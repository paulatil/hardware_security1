==> flow/design.v <==
`timescale 1ns / 1ps
module mix_column(
input clk,
input [7:0] r11,r12,r13,r14,
input [7:0] r21,r22,r23,r24,
input [7:0] r31,r32,r33,r34,
input [7:0] r41,r42,r43,r44,
output reg [7:0] c1,c2,c3,c4,c5,
output reg [7:0] c6,c7,c8,c9,c10,
output reg [7:0] c11,c12,c13,c14,c15,c16
);
reg [7:0] matrix [0:3][0:3];
initial
begin
  matrix[0][0] <= 8'h02;
  matrix[0][1] <= 8'h03;
  matrix[0][2] <= 8'h01;
  matrix[0][3] <= 8'h01;
  matrix[1][0] <= 8'h01;
  matrix[1][1] <= 8'h02;
  matrix[1][2] <= 8'h03;
  matrix[1][3] <= 8'h01;
  matrix[2][0] <= 8'h01;
  matrix[2][1] <= 8'h01;
  matrix[2][2] <= 8'h02;
  matrix[2][3] <= 8'h03;
  matrix[3][0] <= 8'h03;
  matrix[3][1] <= 8'h01;
  matrix[3][2] <= 8'h01;
  matrix[3][3] <= 8'h02;
end
always@(posedge clk)
begin
c1 <= ((matrix[0][0]*r11)^(matrix[0][1]*r21)^(matrix[0][2]*r31)^(matrix[0][3]*r41));
c2 <= ((matrix[1][0]*r11)^(matrix[1][1]*r21)^(matrix[1][2]*r31)^(matrix[1][3]*r41));
c3 <= ((matrix[2][0]*r11)^(matrix[2][1]*r21)^(matrix[2][2]*r31)^(matrix[2][3]*r41));
c4 <= ((matrix[3][0]*r11)^(matrix[3][1]*r21)^(matrix[3][2]*r31)^(matrix[3][3]*r41));
c5<= ((matrix[0][0]*r12)^(matrix[0][1]*r22)^(matrix[0][2]*r32)^(matrix[0][3]*r42));
c6<= ((matrix[1][0]*r12)^(matrix[1][1]*r22)^(matrix[1][2]*r32)^(matrix[1][3]*r42));
c7<= ((matrix[2][0]*r12)^(matrix[2][1]*r22)^(matrix[2][2]*r32)^(matrix[2][3]*r42)); 
c8<= ((matrix[3][0]*r12)^(matrix[3][1]*r22)^(matrix[3][2]*r32)^(matrix[3][3]*r42));
c9<= ((matrix[0][0]*r13)^(matrix[0][1]*r23)^(matrix[0][2]*r33)^(matrix[0][3]*r43));
c10<= ((matrix[1][0]*r13)^(matrix[1][1]*r23)^(matrix[1][2]*r33)^(matrix[1][3]*r43));
c11<= ((matrix[2][0]*r13)^(matrix[2][1]*r23)^(matrix[2][2]*r33)^(matrix[2][3]*r43));
c12<= ((matrix[3][0]*r13)^(matrix[3][1]*r23)^(matrix[3][2]*r33)^(matrix[3][3]*r43));
c13<= ((matrix[0][0]*r14)^(matrix[0][1]*r24)^(matrix[0][2]*r34)^(matrix[0][3]*r44));
c14<= ((matrix[1][0]*r14)^(matrix[1][1]*r24)^(matrix[1][2]*r34)^(matrix[1][3]*r44));
c15<= ((matrix[2][0]*r14)^(matrix[2][1]*r24)^(matrix[2][2]*r34)^(matrix[2][3]*r44));
c16<= ((matrix[3][0]*r14)^(matrix[3][1]*r24)^(matrix[3][2]*r34)^(matrix[3][3]*r44));
end
endmodule
# From RTL to reports: mix_column

The steps from the RTL of mix_column to its reports follow in flow order.
Lines are those of the file above, counted from 1.
A cell with -- has no value.

Design top: mix_column
Clock port: clk
Standard-cell library: sky130hd
Corner: tt_025C_1v80

# After elaboration

Yosys after proc, flatten, opt, wreduce and memory -nomap, before mapping. Enables and synchronous resets that opt folds into registers are not counted as muxes. Memory bits, and registers merged into a memory's read port (data or address), are not among the register bits. Print and check cells are not counted. Equal cells are merged and count once.
Yosys's memory passes give these memory sizes; they may raise the number of words (mostly to a power of two), join words into wider ones and drop unused or constant bits.

Output and inout bits: 128
Memory bits (read-only): 32
Bits of input ports: 129
Register bits after elaboration: 128
Cells after elaboration: 129
Memories: 1

Bitwise operators: 48
$mul: 64

Memories:

| memory | depth | bits a word | read ports | write ports | RTL line | RTL |
| matrix | 1     | 32          | 1          | 0           | 12       | `reg [7:0] matrix [0:3][0:3];` |

Operator list:

| operator                  | number |
| multiplier 8 x 8 -> 8 bit | 64 |
| XOR 8 bit                 | 48 |

# Longest topological paths

Longest topological path by Yosys (ltp), each cell counted once; first at word level (registers and memories cut), then after technology mapping (sequential cells cut; the memories' decode and read muxes count).

Depth in word-level cells: 4
ABC_AREA: 1
Depth in mapped cells: 13
Depth with buffers taken out: 13

# Netlist

Yosys stat after the flow's synthesis: flattened, memories mapped to cells. It holds for the ABC_AREA given above (unset counts as 0); a run with the other value may have another netlist.

Cells by type:

| cell type                 | number | area in all (um^2) |
| sky130_fd_sc_hd__ha_1     | 256    | 3.2E+03 |
| sky130_fd_sc_hd__dfxtp_1  | 128    | 2.56E+03 |
| sky130_fd_sc_hd__xnor2_1  | 208    | 1.82E+03 |
| sky130_fd_sc_hd__nand2_1  | 418    | 1.57E+03 |
| sky130_fd_sc_hd__xor2_1   | 134    | 1.17E+03 |
| sky130_fd_sc_hd__inv_1    | 169    | 634.358 |
| sky130_fd_sc_hd__nand3_1  | 75     | 375.36 |
| sky130_fd_sc_hd__fa_1     | 16     | 320.307 |
| sky130_fd_sc_hd__nand3b_1 | 21     | 157.651 |
| sky130_fd_sc_hd__xnor2_2  | 4      | 65.062 |
| sky130_fd_sc_hd__nand4_1  | 8      | 50.048 |
| sky130_fd_sc_hd__clkbuf_2 | 6      | 30.029 |
| sky130_fd_sc_hd__buf_2    | 5      | 25.024 |
| sky130_fd_sc_hd__or2_1    | 3      | 18.768 |
| sky130_fd_sc_hd__xor2_2   | 1      | 16.266 |
| sky130_fd_sc_hd__nor2_1   | 4      | 15.014 |
| sky130_fd_sc_hd__o21ai_0  | 3      | 15.014 |
| sky130_fd_sc_hd__o21bai_1 | 2      | 15.014 |

Not listed: further types 2, cells in them 2.

Standard cells after synthesis: 1463
Sequential part of the area: 2562.5 um^2
Buffer cells: 12
Mapped area: 12086.6 um^2
Flip-flop cells: 128

# Timing after synthesis

Path of least setup slack by OpenSTA after synthesis, without wires, with an ideal clock, recovery checks aside; 20% of the period is set as input and as output delay. Where synthesis merged equal registers, the netlist keeps one of their names.

Kind: input port to flip-flop
From: input r32[5]
To: register c6[6]
Period: 3.32 ns
Library setup time: 0.109 ns
Setup slack: 0.867 ns
Path delay: 1.789 ns
Launch time at the first pin: 0.664 ns
Data required time: 3.211 ns
Arrival time: 2.344 ns
Path buffers: 0
Input delay: 0.664 ns
Driving pins on the path: 10
Synthesis period reached: 2.453 ns

"path delay" is the arrival time less input delay plus setup time.
"driving pins on the path": output pins that drive a net of the path, with the launching flip-flop's if there is one; two outputs of one cell count as two.
"synthesis period reached" is the clock period less the worst setup slack; recovery checks do not enter. This is arithmetic on one report: input and output delays are still those of the set period (20% each).
The rows between start and end are the longest chain of elaborated cells between them; the timing report does not say that the signal goes this way. Where chains are equally long, one stands for them.
A line is the first line of the expression or statement that the cell stems from. Yosys adds cells for indexed reads and writes and turns some case tables into memories.

Cell sequence: sky130_fd_sc_hd__ha_1 sky130_fd_sc_hd__ha_1 sky130_fd_sc_hd__ha_1 sky130_fd_sc_hd__ha_1 sky130_fd_sc_hd__xnor2_1 sky130_fd_sc_hd__or2_1 sky130_fd_sc_hd__nand2_1 sky130_fd_sc_hd__nand2_1 sky130_fd_sc_hd__nand2_1 sky130_fd_sc_hd__inv_1
Cells in the longest elaborated chain: 3
Elaborated cells between the ends (all ways): 3
Source lines of those cells: 1
Those cells by class: 1 x mul; 2 x logic

RTL lines, path post-synthesis:

| item                      | RTL line | RTL |
| from (decl)               | 6        | `input [7:0] r31,r32,r33,r34,` |
| multiplier 8 x 8 -> 8 bit | 39       | `c6<= ((matrix[1][0]*r12)^(matrix[1][1]*r22)^(matrix[1][2]*r32)^(matrix[1][3]*r42));` |
| XOR 8 bit x2              | 39       |  |
| to (assign)               | 39       |  |
| to (decl)                 | 9        | `output reg [7:0] c6,c7,c8,c9,c10,` |

==> results <==
Settings of 2 stored flow runs for module mix_column (sky130hd), not sorted in any way. The constraints put input and output delay at 20% of the set period each and load the outputs with 0.01 pF.

## Run 1

==> flow/run.sh <==
#!/bin/bash
# the make line also repeats the synthesis and layout settings of config.mk as NAME=value (left out here)
make -C /OpenROAD-flow-scripts/flow DESIGN_CONFIG=/design/flow/config.mk WORK_HOME=/design/flow/orfs CLKGATE_MAP_FILE= finish
==> flow/config.mk <==
export PLATFORM = sky130hd
export DESIGN_NAME = mix_column
export DESIGN_NICKNAME = mix_column
export VERILOG_FILES = /design/flow/design.v
export SDC_FILE = /design/flow/constraint.sdc
export NUM_CORES = 4
export LEC_CHECK = 0
export ABC_AREA = 1
export CAP_MARGIN = 35
export CELL_PAD_IN_SITES_DETAIL_PLACEMENT = 1
export CORE_MARGIN = 2
export CORE_UTILIZATION = 62
export CTS_CLUSTER_SIZE = 89
export GPL_ROUTABILITY_DRIVEN = 1
export GPL_TIMING_DRIVEN = 1
export PLACE_DENSITY_LB_ADDON = 0.21
export SETUP_SLACK_MARGIN = 0.21
export SLEW_MARGIN = 30
==> flow/constraint.sdc <==
create_clock -name core_clock -period 1.92 [get_ports {clk}]
set_input_delay 0.3840 -clock core_clock [delete_from_list [all_inputs] [get_ports {clk}]]
set_output_delay 0.3840 -clock core_clock [all_outputs]
set_load 0.01 [all_outputs]

Run 1: unfinished; error DPL-0033 in placement

## Run 2

==> flow/run.sh <==
#!/bin/bash
# the make line also repeats the synthesis and layout settings of config.mk as NAME=value (left out here)
make -C /OpenROAD-flow-scripts/flow DESIGN_CONFIG=/design/flow/config.mk WORK_HOME=/design/flow/orfs CLKGATE_MAP_FILE= finish
==> flow/config.mk <==
export PLATFORM = sky130hd
export DESIGN_NAME = mix_column
export DESIGN_NICKNAME = mix_column
export VERILOG_FILES = /design/flow/design.v
export SDC_FILE = /design/flow/constraint.sdc
export NUM_CORES = 4
export LEC_CHECK = 0
export CAP_MARGIN = 20
export CELL_PAD_IN_SITES_DETAIL_PLACEMENT = 0
export CELL_PAD_IN_SITES_GLOBAL_PLACEMENT = 3
export CORE_MARGIN = 2
export CORE_UTILIZATION = 54
export CTS_CLUSTER_DIAMETER = 104
export GPL_ROUTABILITY_DRIVEN = 0
export GPL_TIMING_DRIVEN = 1
export MIN_ROUTING_LAYER = met2
export SLEW_MARGIN = 20
==> flow/constraint.sdc <==
create_clock -name core_clock -period 4.02 [get_ports {clk}]
set_input_delay 0.8040 -clock core_clock [delete_from_list [all_inputs] [get_ports {clk}]]
set_output_delay 0.8040 -clock core_clock [all_outputs]
set_load 0.01 [all_outputs]

Run 2: unfinished; error GPL-0301 in placement
